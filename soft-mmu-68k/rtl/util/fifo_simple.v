==> flow/design.v <==
`timescale 1ns/1ps
`default_nettype none
module fifo_simple #(
  parameter integer WIDTH = 32,
  parameter integer DEPTH = 4
) (
  input  wire                    clk,
  input  wire                    rst_n,
  input  wire                    push_i,
  input  wire                    pop_i,
  input  wire [WIDTH-1:0]        data_i,
  output reg  [WIDTH-1:0]        data_o,
  output wire                    full_o,
  output wire                    empty_o,
  output wire [$clog2(DEPTH + 1)-1:0] count_o
);
  localparam integer ADDR_WIDTH  = (DEPTH <= 1) ? 1 : $clog2(DEPTH);
  localparam integer COUNT_WIDTH = $clog2(DEPTH + 1);
  localparam [ADDR_WIDTH-1:0] LAST_PTR = ADDR_WIDTH'(DEPTH - 1);
  reg [WIDTH-1:0] mem [0:DEPTH-1];
  reg [ADDR_WIDTH-1:0] wr_ptr;
  reg [ADDR_WIDTH-1:0] rd_ptr;
  reg [COUNT_WIDTH-1:0] count_r;
  integer idx;
  wire fifo_full  = (count_r == DEPTH[COUNT_WIDTH-1:0]);
  wire fifo_empty = (count_r == {COUNT_WIDTH{1'b0}});
  wire do_push    = push_i && (!fifo_full || pop_i);
  wire do_pop     = pop_i && !fifo_empty;
  assign full_o  = fifo_full;
  assign empty_o = fifo_empty;
  assign count_o = count_r;
  initial begin
    if (DEPTH < 1) begin
      $fatal(1, "fifo_simple DEPTH must be >= 1");
    end
    if (WIDTH < 1) begin
      $fatal(1, "fifo_simple WIDTH must be >= 1");
    end
  end
  always @(posedge clk) begin
    if (!rst_n) begin
      data_o  <= {WIDTH{1'b0}};
      wr_ptr  <= {ADDR_WIDTH{1'b0}};
      rd_ptr  <= {ADDR_WIDTH{1'b0}};
      count_r <= {COUNT_WIDTH{1'b0}};
      for (idx = 0; idx < DEPTH; idx = idx + 1) begin
        mem[idx] <= {WIDTH{1'b0}};
      end
    end else begin
      if (do_pop) begin
        data_o <= mem[rd_ptr];
        if (rd_ptr == LAST_PTR) begin
          rd_ptr <= {ADDR_WIDTH{1'b0}};
        end else begin
          rd_ptr <= rd_ptr + 1'b1;
        end
      end
      if (do_push) begin
        mem[wr_ptr] <= data_i;
        if (wr_ptr == LAST_PTR) begin
          wr_ptr <= {ADDR_WIDTH{1'b0}};
        end else begin
          wr_ptr <= wr_ptr + 1'b1;
        end
      end
      case ({do_push, do_pop})
        2'b10: count_r <= count_r + 1'b1;
        2'b01: count_r <= count_r - 1'b1;
        default: count_r <= count_r;
      endcase
    end
  end
endmodule
`default_nettype wire
---- Reports on fifo_simple ----
What the tools print for fifo_simple, step after step.
Line numbers count from 1 in the design file above.
Operators: Yosys type, input widths -> output width; for muxes data width and select width s.
Library cell names are shortened.
Not given: -
inputs
  top module .............................. fifo_simple
  clock port .............................. clk
  cell library ............................ sky130hd
  corner .................................. tt_025C_1v80

---- After elaboration ----
Counts by Yosys on the flattened word-level netlist (proc, flatten, opt, wreduce; memories kept). Register bits leave out memories and registers merged into their read ports (data or address). Print and check cells are left out. Cells with the same type and inputs are merged into one.
Yosys's memory passes give these memory sizes; they may raise the number of words (mostly to a power of two), join words into wider ones and drop unused or constant bits.
cells by class
  reductions and logical operators ........ 9
  $add $sub $neg .......................... 4
  mux-type cells .......................... 13
  equal/unequal tests ..................... 5
operator list
  operator             count
  $mux 32              3
  $reduce_or 32->1     1
  $mux 2               5
  $eq 2x2->1 const B   3
  $pmux 3 s2           1
  $add 2x1->2 const B  2
  $mux 1               4
  $logic_not 1->1      3
  $add 3x1->3 const B  1
  $sub 3x1->3 const B  1
  $eq 3x3->1 const B   1
  $logic_not 3->1      1
  $logic_and 1x1->1    2
  $eq 2x1->1 const B   1
  $reduce_bool 2->1    1
  $logic_or 1x1->1     1
word-level totals
  input port bits ......................... 36
  bits in writable memories ............... 128
  memories kept ........................... 1
  cells after elaboration ................. 35
  register bits ........................... 7
memory list
  memory  words  width  RTL line  text
  mem     4      32     20        reg [WIDTH-1:0] mem [0:DEPTH-1];

---- Depth ----
Depth = most cells in a row (Yosys ltp): at word level without a register or memory, in the mapped netlist without a sequential cell, where the memories' decode and read muxes count.
logic depth
  word-level depth ........................ 8
  ABC_AREA ................................ 0
  depth in mapped cells ................... 9
  depth with buffers taken out ............ 8

---- Netlist ----
The flow's flattened synthesis, as Yosys stat reports it; memories are mapped. The netlist is that of the ABC_AREA named above (0 if unset); the other value can give another one.
cell types
  cell type  count
  edfxtp_1   128
  dfxtp_1    39
  mux4_2     32
  and2_1     83
  and2_2     46
  a22o_1     32
  clkbuf_1   18
  nor4b_4    2
  buf_2      8
  ha_1       3
  mux2i_1    3
  buf_4      3
  nor2_1     6
  o31ai_4    1
  fa_1       1
  nor3_1     4
  o21ai_0    4
  inv_1      5
Other cell types: 8; their cells: 19.
mapped netlist
  standard cells after synthesis .......... 437
  chip area (Yosys) ....................... 6965.4 µm²
  buffer cells ............................ 29
  flip-flop cells ......................... 167

---- Path before layout ----
OpenSTA on the mapped netlist: ideal clock, no wires. The path of least setup slack (recovery checks aside). Input and output delay are each 20% of the period. Register names are those of the netlist, which keeps one name where synthesis merged equal registers.
timing path after synthesis
  path type ............................... input to register
  start ................................... in pop_i
  end ..................................... mem mem[1][0]
  clock period ............................ 4220 ps
  path delay .............................. 3116 ps
  time at the first pin ................... 844 ps
  slack ................................... 260 ps
  data arrival time ....................... 3494 ps
  driving pins on the path ................ 4
  synthesis period reached ................ 3960 ps
"path delay" = arrival - input delay + setup time.
"driving pins on the path" counts driving pins, that of a launching flip-flop among them; a cell with two outputs on the path counts twice.
"synthesis period reached" is the clock period less the worst setup slack; recovery checks do not enter. This is arithmetic on one report: input and output delays are still those of the set period (20% each).
The rows between start and end are the longest chain of elaborated cells between them; the timing report does not say that the signal goes this way. Where chains are equally long, one stands for them.
Each line given opens the expression or statement behind the cell; cells for indexed reads and writes are added by Yosys, which also makes memories of some case tables.
Only ways into the end's enable, where the timed path ends, are counted here.
between the ends, after synthesis
  path through ............................ nor4b_4 -> nand2b_1 -> buf_2 -> o21ai_0
  cells in the longest elaborated chain ... 6
ends and longest elaborated chain, after synthesis
  item               RTL line  text
  start, declared    10        input  wire                    pop_i,
  $logic_or 1x1->1   27        wire do_push    = push_i && (!fifo_full || pop_i);
  $logic_and 1x1->1  27
  $mux 1             58        if (do_push) begin
  $mux 1             41        if (!rst_n) begin
  $reduce_or 32->1   -
  $mux 2             -
  end, declared      20        reg [WIDTH-1:0] mem [0:DEPTH-1];

---- Timing after layout ----
From the final timing report of flow run A: the path of least setup slack in the routed layout; clock arrival at registers is part of the times.
The path's times are printed in steps of 10 ps; the period is the one set.
timing path after layout
  path type ............................... input to register
  start ................................... in pop_i
  end ..................................... reg count_r[2]
  data arrival time ....................... 3710 ps
  clock period ............................ 4610 ps
  slack ................................... 1250 ps
  time at the first pin ................... 920 ps
  driving pins on the path ................ 9
The rows between start and end are the longest chain of elaborated cells between them; the timing report does not say that the signal goes this way. Where chains are equally long, one stands for them.
At most two assigning lines are given for a register; there are more.
between the ends, after layout
  path through ............................ clkdlybuf4s50_1 -> nor4b_4 -> nand2b_1 -> ha_1 -> inv_1 -> fa_1 -> xor2_1 -> or3_1 -> a21oi_1
  cells in the longest elaborated chain ... 4
ends and longest elaborated chain, after layout
  item               RTL line  text
  start, declared    10        input  wire                    pop_i,
  $logic_or 1x1->1   27        wire do_push    = push_i && (!fifo_full || pop_i);
  $logic_and 1x1->1  27
  $eq 2x1->1         66        case ({do_push, do_pop})
  $pmux 3 s2         66
  end, assigned      67        2'b10: count_r <= count_r + 1'b1;
  end, assigned      68        2'b01: count_r <= count_r - 1'b1;
  end, declared      23        reg [COUNT_WIDTH-1:0] count_r;

Subject: flow runs of fifo_simple

Hi,

Below are 2 stored runs of the flow (Yosys, OpenROAD; platform sky130hd) on fifo_simple, each with its settings and what was measured, unordered. Constraints: input delay and output delay 20% of the set period each, output load 0.01 pF.
"reached clock period" is the run's clock period less its worst setup slack. It is reckoned from that one timing run; input and output delays stay at 20% of the period that was set.
By "allowed time less slack (worst setup path)" is meant the share of the clock period that the worst setup path is allowed (20% is reserved at inputs, 20% at outputs), minus its slack. Clock arrival times at its registers enter into it.
"total power after layout" rests on the timing tool's default activity at the inputs, not on a simulated workload.
"allowed time less slack (worst setup path)" is given in steps of 10 ps.

======== flow run A ========
==> flow/run.sh <==
#!/bin/bash
# the make line also repeats the synthesis and layout settings of config.mk as NAME=value (left out here)
make -C /OpenROAD-flow-scripts/flow DESIGN_CONFIG=/design/flow/config.mk WORK_HOME=/design/flow/orfs CLKGATE_MAP_FILE= finish
==> flow/config.mk <==
export PLATFORM = sky130hd
export DESIGN_NAME = fifo_simple
export DESIGN_NICKNAME = fifo_simple
export VERILOG_FILES = /design/flow/design.v
export SDC_FILE = /design/flow/constraint.sdc
export NUM_CORES = 4
export LEC_CHECK = 0
export CAP_MARGIN = 20
export CORE_MARGIN = 2
export CORE_UTILIZATION = 40
export SETUP_SLACK_MARGIN = -0.06
export SLEW_MARGIN = 20
==> flow/constraint.sdc <==
create_clock -name core_clock -period 4.61 [get_ports {clk}]
set_input_delay 0.9220 -clock core_clock [delete_from_list [all_inputs] [get_ports {clk}]]
set_output_delay 0.9220 -clock core_clock [all_outputs]
set_load 0.01 [all_outputs]

-------- measured, flow run A --------
  utilization in the final report ......... 50.1 %
  synthesized cell area ................... 6965.4 µm²
  reached clock period .................... 3362 ps
  setup slack of the critical path ........ 1248 ps
  full die area ........................... 18485.1 µm²
  total power after layout ................ 4.150 mW
  allowed time less slack (worst setup path) .. 2440 ps
  kind of the worst setup path ............ input to register

======== flow run B ========
==> flow/run.sh <==
#!/bin/bash
# the make line also repeats the synthesis and layout settings of config.mk as NAME=value (left out here)
make -C /OpenROAD-flow-scripts/flow DESIGN_CONFIG=/design/flow/config.mk WORK_HOME=/design/flow/orfs CLKGATE_MAP_FILE= finish
==> flow/config.mk <==
export PLATFORM = sky130hd
export DESIGN_NAME = fifo_simple
export DESIGN_NICKNAME = fifo_simple
export VERILOG_FILES = /design/flow/design.v
export SDC_FILE = /design/flow/constraint.sdc
export NUM_CORES = 4
export LEC_CHECK = 0
export CAP_MARGIN = 10
export CELL_PAD_IN_SITES_DETAIL_PLACEMENT = 0
export CORE_MARGIN = 8
export CORE_UTILIZATION = 53
export CTS_CLUSTER_DIAMETER = 159
export GPL_TIMING_DRIVEN = 0
export MIN_ROUTING_LAYER = met1
export PLACE_DENSITY_LB_ADDON = 0.21
export SLEW_MARGIN = 20
==> flow/constraint.sdc <==
create_clock -name core_clock -period 7.27 [get_ports {clk}]
set_input_delay 1.4540 -clock core_clock [delete_from_list [all_inputs] [get_ports {clk}]]
set_output_delay 1.4540 -clock core_clock [all_outputs]
set_load 0.01 [all_outputs]

-------- measured, flow run B --------
  utilization in the final report ......... 66.8 %
  synthesized cell area ................... 6965.4 µm²
  reached clock period .................... 3657 ps
  setup slack of the critical path ........ 3613 ps
  full die area ........................... 17066.8 µm²
  total power after layout ................ 2.707 mW
  allowed time less slack (worst setup path) .. 2200 ps
  kind of the worst setup path ............ input to register

Regards
